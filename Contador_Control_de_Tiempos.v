==> flow/design.v <==
`timescale 1ns / 1ps
module Contador_Control_de_Tiempos(
    input reset,
    input clk,
	 input PB_in,
	 input enable_inicio,   
	 input enable_escribir, 
	 input enable_leer,  
	 input [2:0] estado_m,  
    output [3:0] c_5  
    );
	 reg [5:0] Cuenta_Interna = 0;
	 reg [3:0] Estado = 0;
	 reg posicion = 0;
	 assign c_5 = Estado;
	 always @(posedge clk )
	 if (reset)
	 begin
	    Estado = 0;
       Cuenta_Interna <= 0; 
	 end 
	 else
	 begin
	 begin
	    if ((enable_escribir && PB_in) || enable_inicio || (estado_m==3'd4) )  
		 begin
			 if (posicion == 1)
			 begin
			    posicion <= 0;
			    Estado = 0;
			    Cuenta_Interna <= 0;
			 end
          else 	
          begin			 
		       case (Estado)
			       4'd0: if (Cuenta_Interna == 6'd20 )
                      begin
					          Estado = 4'd1;
						       Cuenta_Interna <= 6'd0;
                      end		
                      else 
                      begin
					          Estado = Estado;
						       Cuenta_Interna <= Cuenta_Interna + 6'd1;
                      end		
					 4'd1: if (Cuenta_Interna == 6'd20 )
							 begin
								 Estado = 4'd2;
								 Cuenta_Interna <= 6'd0;
							 end		
							 else 
							 begin
								 Estado = Estado;
								 Cuenta_Interna <= Cuenta_Interna + 6'd1;
							 end		
					 4'd2: if (Cuenta_Interna == 6'd20 )
							 begin
								 Estado = 4'd3;
								 Cuenta_Interna <= 6'd0;
							 end		
							 else 
							 begin
								 Estado = Estado;
								 Cuenta_Interna <= Cuenta_Interna + 6'd1;
							 end		
					 4'd3: if (Cuenta_Interna == 6'd10)
							 begin
								 Estado = 4'd4;
								 Cuenta_Interna <= 6'd0;
							 end		
							 else 
							 begin
								 Estado = Estado;
								 Cuenta_Interna <= Cuenta_Interna + 6'd1;
							 end	
					 4'd4: if (Cuenta_Interna == 6'd10 )
							 begin
								 Estado = 4'd5;
								 Cuenta_Interna <= 6'd0;
							 end		
							 else 
							 begin
								 Estado = Estado;
								 Cuenta_Interna <= Cuenta_Interna + 6'd1;
							 end					 
					 4'd5: if (Cuenta_Interna == 6'd20 )
							 begin
								 Estado = 4'd6;
								 Cuenta_Interna <= 6'd0;
							 end		
							 else 
							 begin
								 Estado = Estado;
								 Cuenta_Interna <= Cuenta_Interna + 6'd1;
							 end		
					 4'd6: if (Cuenta_Interna == 6'd60 )
							 begin
								 Estado = 4'd7;
								 Cuenta_Interna <= 6'd0;
							 end		
							 else 
							 begin
								 Estado = Estado;
								 Cuenta_Interna <= Cuenta_Interna + 6'd1;
							 end		
					 4'd7: if (Cuenta_Interna == 6'd20 )
							 begin
								 Estado = 4'd8;
								 Cuenta_Interna <= 6'd0;
							 end		
							 else 
							 begin
								 Estado = Estado;
								 Cuenta_Interna <= Cuenta_Interna + 6'd1;
							 end		
					 4'd8: if (Cuenta_Interna == 6'd10 )
							 begin
								 Estado = 4'd9;
								 Cuenta_Interna <= 6'd0;
							 end		
							 else 
							 begin
								 Estado = Estado;
								 Cuenta_Interna <= Cuenta_Interna + 6'd1;
							 end		
					 4'd9: if (Cuenta_Interna == 6'd10 )
							 begin
								 Estado = 4'd10;
								 Cuenta_Interna <= 6'd0;
							 end		
							 else 
							 begin
								 Estado = Estado;
								 Cuenta_Interna <= Cuenta_Interna + 6'd1;
							 end		
					 4'd10: if (Cuenta_Interna == 6'd50 )
							 begin
								 Estado = 4'd11;
								 Cuenta_Interna <= 6'd0;
							 end		
							 else 
							 begin
								 Estado = Estado;
								 Cuenta_Interna <= Cuenta_Interna + 6'd1;
							 end
					 4'd11: if (Cuenta_Interna == 6'd10 )
							 begin
								 Estado = 4'd0;
								 Cuenta_Interna <= 6'd0;
							 end		
							 else 
							 begin
								 Estado = Estado;
								 Cuenta_Interna <= Cuenta_Interna + 6'd1;
							 end	
					 default: begin
									Estado = Estado;
									Cuenta_Interna <= Cuenta_Interna;
								end 	
               endcase	
            end				 
		   end
		 else  
		 if (enable_leer)
		 begin
		    if (posicion == 0)
			 begin
			    posicion <= 1;
			    Estado = 0;
			    Cuenta_Interna <= 0;
			 end
			 else
			 begin
				 case (Estado)
					 4'd0: if (Cuenta_Interna == 6'd20 )
							 begin
								 Estado = 4'd1;
								 Cuenta_Interna <= 6'd0;
							 end		
							 else 
							 begin
								 Estado = Estado;
								 Cuenta_Interna <= Cuenta_Interna + 6'd1;
							 end		
					 4'd1: if (Cuenta_Interna == 6'd20 )
							 begin
								 Estado = 4'd2;
								 Cuenta_Interna <= 6'd0;
							 end		
							 else 
							 begin
								 Estado = Estado;
								 Cuenta_Interna <= Cuenta_Interna + 6'd1;
							 end		
					 4'd2: if (Cuenta_Interna == 6'd20 )
							 begin
								 Estado = 4'd3;
								 Cuenta_Interna <= 6'd0;
							 end		
							 else 
							 begin
								 Estado = Estado;
								 Cuenta_Interna <= Cuenta_Interna + 6'd1;
							 end		
					 4'd3: if (Cuenta_Interna == 6'd10)
							 begin
								 Estado = 4'd4;
								 Cuenta_Interna <= 6'd0;
							 end		
							 else 
							 begin
								 Estado = Estado;
								 Cuenta_Interna <= Cuenta_Interna + 6'd1;
							 end	
					 4'd4: if (Cuenta_Interna == 6'd10 )
							 begin
								 Estado = 4'd5;
								 Cuenta_Interna <= 6'd0;
							 end		
							 else 
							 begin
								 Estado = Estado;
								 Cuenta_Interna <= Cuenta_Interna + 6'd1;
							 end					 
					 4'd5: if (Cuenta_Interna == 6'd20 )
							 begin
								 Estado = 4'd6;
								 Cuenta_Interna <= 6'd0;
							 end		
							 else 
							 begin
								 Estado = Estado;
								 Cuenta_Interna <= Cuenta_Interna + 6'd1;
							 end		
					 4'd6: if (Cuenta_Interna == 6'd60 )
							 begin
								 Estado = 4'd7;
								 Cuenta_Interna <= 6'd0;
							 end		
							 else 
							 begin
								 Estado = Estado;
								 Cuenta_Interna <= Cuenta_Interna + 6'd1;
							 end		
					 4'd7: if (Cuenta_Interna == 6'd20 )
							 begin
								 Estado = 4'd8;
								 Cuenta_Interna <= 6'd0;
							 end		
							 else 
							 begin
								 Estado = Estado;
								 Cuenta_Interna <= Cuenta_Interna + 6'd1;
							 end		
					 4'd8: if (Cuenta_Interna == 6'd10 )
							 begin
								 Estado = 4'd9;
								 Cuenta_Interna <= 6'd0;
							 end		
							 else 
							 begin
								 Estado = Estado;
								 Cuenta_Interna <= Cuenta_Interna + 6'd1;
							 end		
					 4'd9: if (Cuenta_Interna == 6'd10 )
							 begin
								 Estado = 4'd10;
								 Cuenta_Interna <= 6'd0;
							 end		
							 else 
							 begin
								 Estado = Estado;
								 Cuenta_Interna <= Cuenta_Interna + 6'd1;
							 end		
					 4'd10: if (Cuenta_Interna == 6'd50 )
							 begin
								 Estado = 4'd11;
								 Cuenta_Interna <= 6'd0;
							 end		
							 else 
							 begin
								 Estado = Estado;
								 Cuenta_Interna <= Cuenta_Interna + 6'd1;
							 end
					 4'd11: if (Cuenta_Interna == 6'd10 )
							 begin
								 Estado = 4'd0;
								 Cuenta_Interna <= 6'd0;
							 end		
							 else 
							 begin
								 Estado = Estado;
								 Cuenta_Interna <= Cuenta_Interna + 6'd1;
							 end	
					 default: begin
									Estado = Estado;
									Cuenta_Interna <= Cuenta_Interna;
								 end 	
               endcase
            end		
		   end 
			else
         begin
			   Estado = 0;
			   Cuenta_Interna <= 0;
         end	
		end
		end
   endmodule
# --- Reports on Contador_Control_de_Tiempos ---
# What the tools print for Contador_Control_de_Tiempos, step after step.
# Line numbers count from 1 in the design file above.
setup:
  top: "Contador_Control_de_Tiempos"
  clock_port: "clk"
  library: "sky130hd"
  pvt_corner: "tt_025C_1v80"

# --- After elaboration ---
# Yosys after proc, flatten, opt, wreduce and memory -nomap, before mapping. Memory bits, and registers merged into a memory's read port (data or address), are not among the register bits. Print and check cells are not counted. Equal cells are merged and count once.
word_totals:
  word_cells: 56
  output_inout_bits: 4
  inputBits: 9
  register_bits: 11
classes:
  n_logic: 1
  muxes: 27
  reduce_logical: 8
  equal: 16
  add_sub_neg: 1
op_table:
  columns: ["operator", "count"]
  rows:
  - ["4-bit 2-to-1 mux", 16]
  - ["4-bit case mux with 12-bit select", 1]
  - ["6-bit 2-to-1 mux", 8]
  - ["6-bit case mux with 4-bit select", 1]
  - ["4-bit by 3-bit equality test with 1-bit output with constant B", 4]
  - ["4-bit equality test with constant B", 4]
  - ["6-bit equality test with constant B", 2]
  - ["5-bit OR reduction", 2]
  - ["4-bit by 2-bit equality test with 1-bit output with constant B", 2]
  - ["6-bit by 1-bit adder with 6-bit output with constant B", 1]
  - ["6-bit by 4-bit equality test with 1-bit output with constant B", 1]
  - ["6-bit by 5-bit equality test with 1-bit output with constant B", 1]
  - ["4-bit by 1-bit equality test with 1-bit output with constant B", 1]
  - ["4-bit zero test", 1]
  - ["3-bit equality test with constant B", 1]
  - ["1-bit logical OR", 2]
  - ["2-bit AND reduction", 1]
  - ["2-bit nonzero test", 1]
  - ["1-bit logical AND", 1]
  - ["1-bit NOT", 1]
  - ["1-bit 2-to-1 mux", 1]

# --- Depth ---
# Depth = most cells in a row (Yosys ltp): at word level without a register or memory, in the mapped netlist without a sequential cell, where the memories' decode and read muxes count.
logic_depth:
  word_depth: 6
  ABC_AREA: 0
  mapped_depth: 8
  depth_no_buf: 7

# --- Synthesis result ---
# The flow's flattened synthesis, as Yosys stat reports it; memories are mapped. The netlist is that of the ABC_AREA named above (0 if unset); the other value can give another one.
by_type:
  columns: ["cell", "count"]
  rows:
  - ["sky130_fd_sc_hd__dfxtp_1", 10]
  - ["sky130_fd_sc_hd__a21oi_1", 8]
  - ["sky130_fd_sc_hd__o21ai_0", 8]
  - ["sky130_fd_sc_hd__ha_1", 3]
  - ["sky130_fd_sc_hd__a32o_1", 3]
  - ["sky130_fd_sc_hd__edfxtp_1", 1]
  - ["sky130_fd_sc_hd__nand3_1", 6]
  - ["sky130_fd_sc_hd__nor2_1", 8]
  - ["sky130_fd_sc_hd__nand2_1", 7]
  - ["sky130_fd_sc_hd__xor2_1", 3]
  - ["sky130_fd_sc_hd__a211oi_1", 3]
  - ["sky130_fd_sc_hd__nor3b_1", 3]
  - ["sky130_fd_sc_hd__o211ai_1", 3]
  - ["sky130_fd_sc_hd__nor4bb_1", 2]
  - ["sky130_fd_sc_hd__clkbuf_1", 5]
  - ["sky130_fd_sc_hd__inv_1", 5]
  - ["sky130_fd_sc_hd__a311oi_1", 2]
  - ["sky130_fd_sc_hd__buf_2", 3]
# Other cell types: 20; their cells: 24.
synth_totals:
  yosys_area_um2: 838.3
  stdcells: 107
  flip_flops: 11

# --- Path before layout ---
# OpenSTA on the mapped netlist: ideal clock, no wires. The path of least setup slack (recovery checks aside). Input and output delay are each 20% of the period. Register names are those of the netlist, which keeps one name where synthesis merged equal registers.
synth_path:
  path_type: "reg-to-reg"
  start: "register Cuenta_Interna[0]"
  end: "register Cuenta_Interna[2]"
  t_first_pin_ns: 0.000
  delay_ns: 1.872
  setup_time_ns: 0.147
  arrival_ns: 1.725
  stages: 9
  setup_slack_ns: -0.102
  clock_period_ns: 1.77
  t_required_ns: 1.623
  synth_period_reached_ns: 1.872
# "delay_ns" is the arrival time less input delay plus setup time.
# "stages": output pins that drive a net of the path, with the launching flip-flop's if there is one; two outputs of one cell count as two.
# "synth_period_reached_ns" = period - worst setup slack (recovery checks aside). The figure is calculated, with input and output delays left at 20% of the set period.
# The rows between start and end are the longest chain of elaborated cells between them; the timing report does not say that the signal goes this way. Where chains are equally long, one stands for them.
# Each line given opens the expression or statement behind the cell; cells for indexed reads and writes are added by Yosys, which also makes memories of some case tables.
# A register here has more assigning lines than the two given.
synth_between:
  path_cell_list: "sky130_fd_sc_hd__dfxtp_1 -> sky130_fd_sc_hd__inv_1 -> sky130_fd_sc_hd__ha_1 -> sky130_fd_sc_hd__nand2b_4 -> sky130_fd_sc_hd__or4b_1 -> sky130_fd_sc_hd__buf_2 -> sky130_fd_sc_hd__a32o_1 -> sky130_fd_sc_hd__nor2_1 -> sky130_fd_sc_hd__a211oi_1"
  elab_chain_cells: 6
  cone_cells: 14
synth_rtl:
  columns: ["element", "line", "rtl"]
  rows:
  - ["start, declared", 12, "reg [5:0] Cuenta_Interna = 0;"]
  - ["start, assigned", 44, "Cuenta_Interna <= Cuenta_Interna + 6'd1;"]
  - ["start, assigned", 54, "Cuenta_Interna <= Cuenta_Interna + 6'd1;"]
  - ["6-bit by 1-bit adder with 6-bit output", 213, "Cuenta_Interna <= Cuenta_Interna + 6'd1;"]
  - ["6-bit 2-to-1 mux", 205, "4'd3: if (Cuenta_Interna == 6'd10)"]
  - ["6-bit case mux with 4-bit select", 174, "case (Estado)"]
  - ["6-bit 2-to-1 mux", 166, "if (posicion == 0)"]
  - ["6-bit 2-to-1 mux", 164, "if (enable_leer)"]
  - ["6-bit 2-to-1 mux", 25, "if ((enable_escribir && PB_in) || enable_inicio || (estado_m==3'd4) )"]
  - ["end, assigned", 44, null]
  - ["end, assigned", 54, null]
  - ["end, declared", 12, null]

# Top module Contador_Control_de_Tiempos; platform sky130hd; tools Yosys and OpenROAD; 2 stored runs in no particular order. Input and output delays are each 20% of the period that was set; the output load is 0.01 pF.
runs:
  - name: "run 1"
    settings:
      period_ns: 1.62
      CORE_UTILIZATION: 62
      PLACE_DENSITY_LB_ADDON: 0.26
      CELL_PAD_IN_SITES_DETAIL_PLACEMENT: 1
      ABC_AREA: 0
      GPL_ROUTABILITY_DRIVEN: 0
      CTS_CLUSTER_SIZE: 28
      CTS_CLUSTER_DIAMETER: 295
      CAP_MARGIN: 25
      SLEW_MARGIN: 25
      CORE_MARGIN: 2
    outcome: "not finished: placement ended with error DPL-0033"
  - name: "run 2"
    settings:
      period_ns: 2.5
      CORE_UTILIZATION: 72
      PLACE_DENSITY_LB_ADDON: 0.11
      CORE_ASPECT_RATIO: 1.79
      CELL_PAD_IN_SITES_GLOBAL_PLACEMENT: 3
      CELL_PAD_IN_SITES_DETAIL_PLACEMENT: 0
      TNS_END_PERCENT: 40
      GPL_TIMING_DRIVEN: 0
      CTS_CLUSTER_SIZE: 75
      CTS_CLUSTER_DIAMETER: 274
      SLEW_MARGIN: 25
      CAP_MARGIN: 20
      CORE_MARGIN: 2
    outcome: "not finished: floorplanning ended with error PDN-0185"
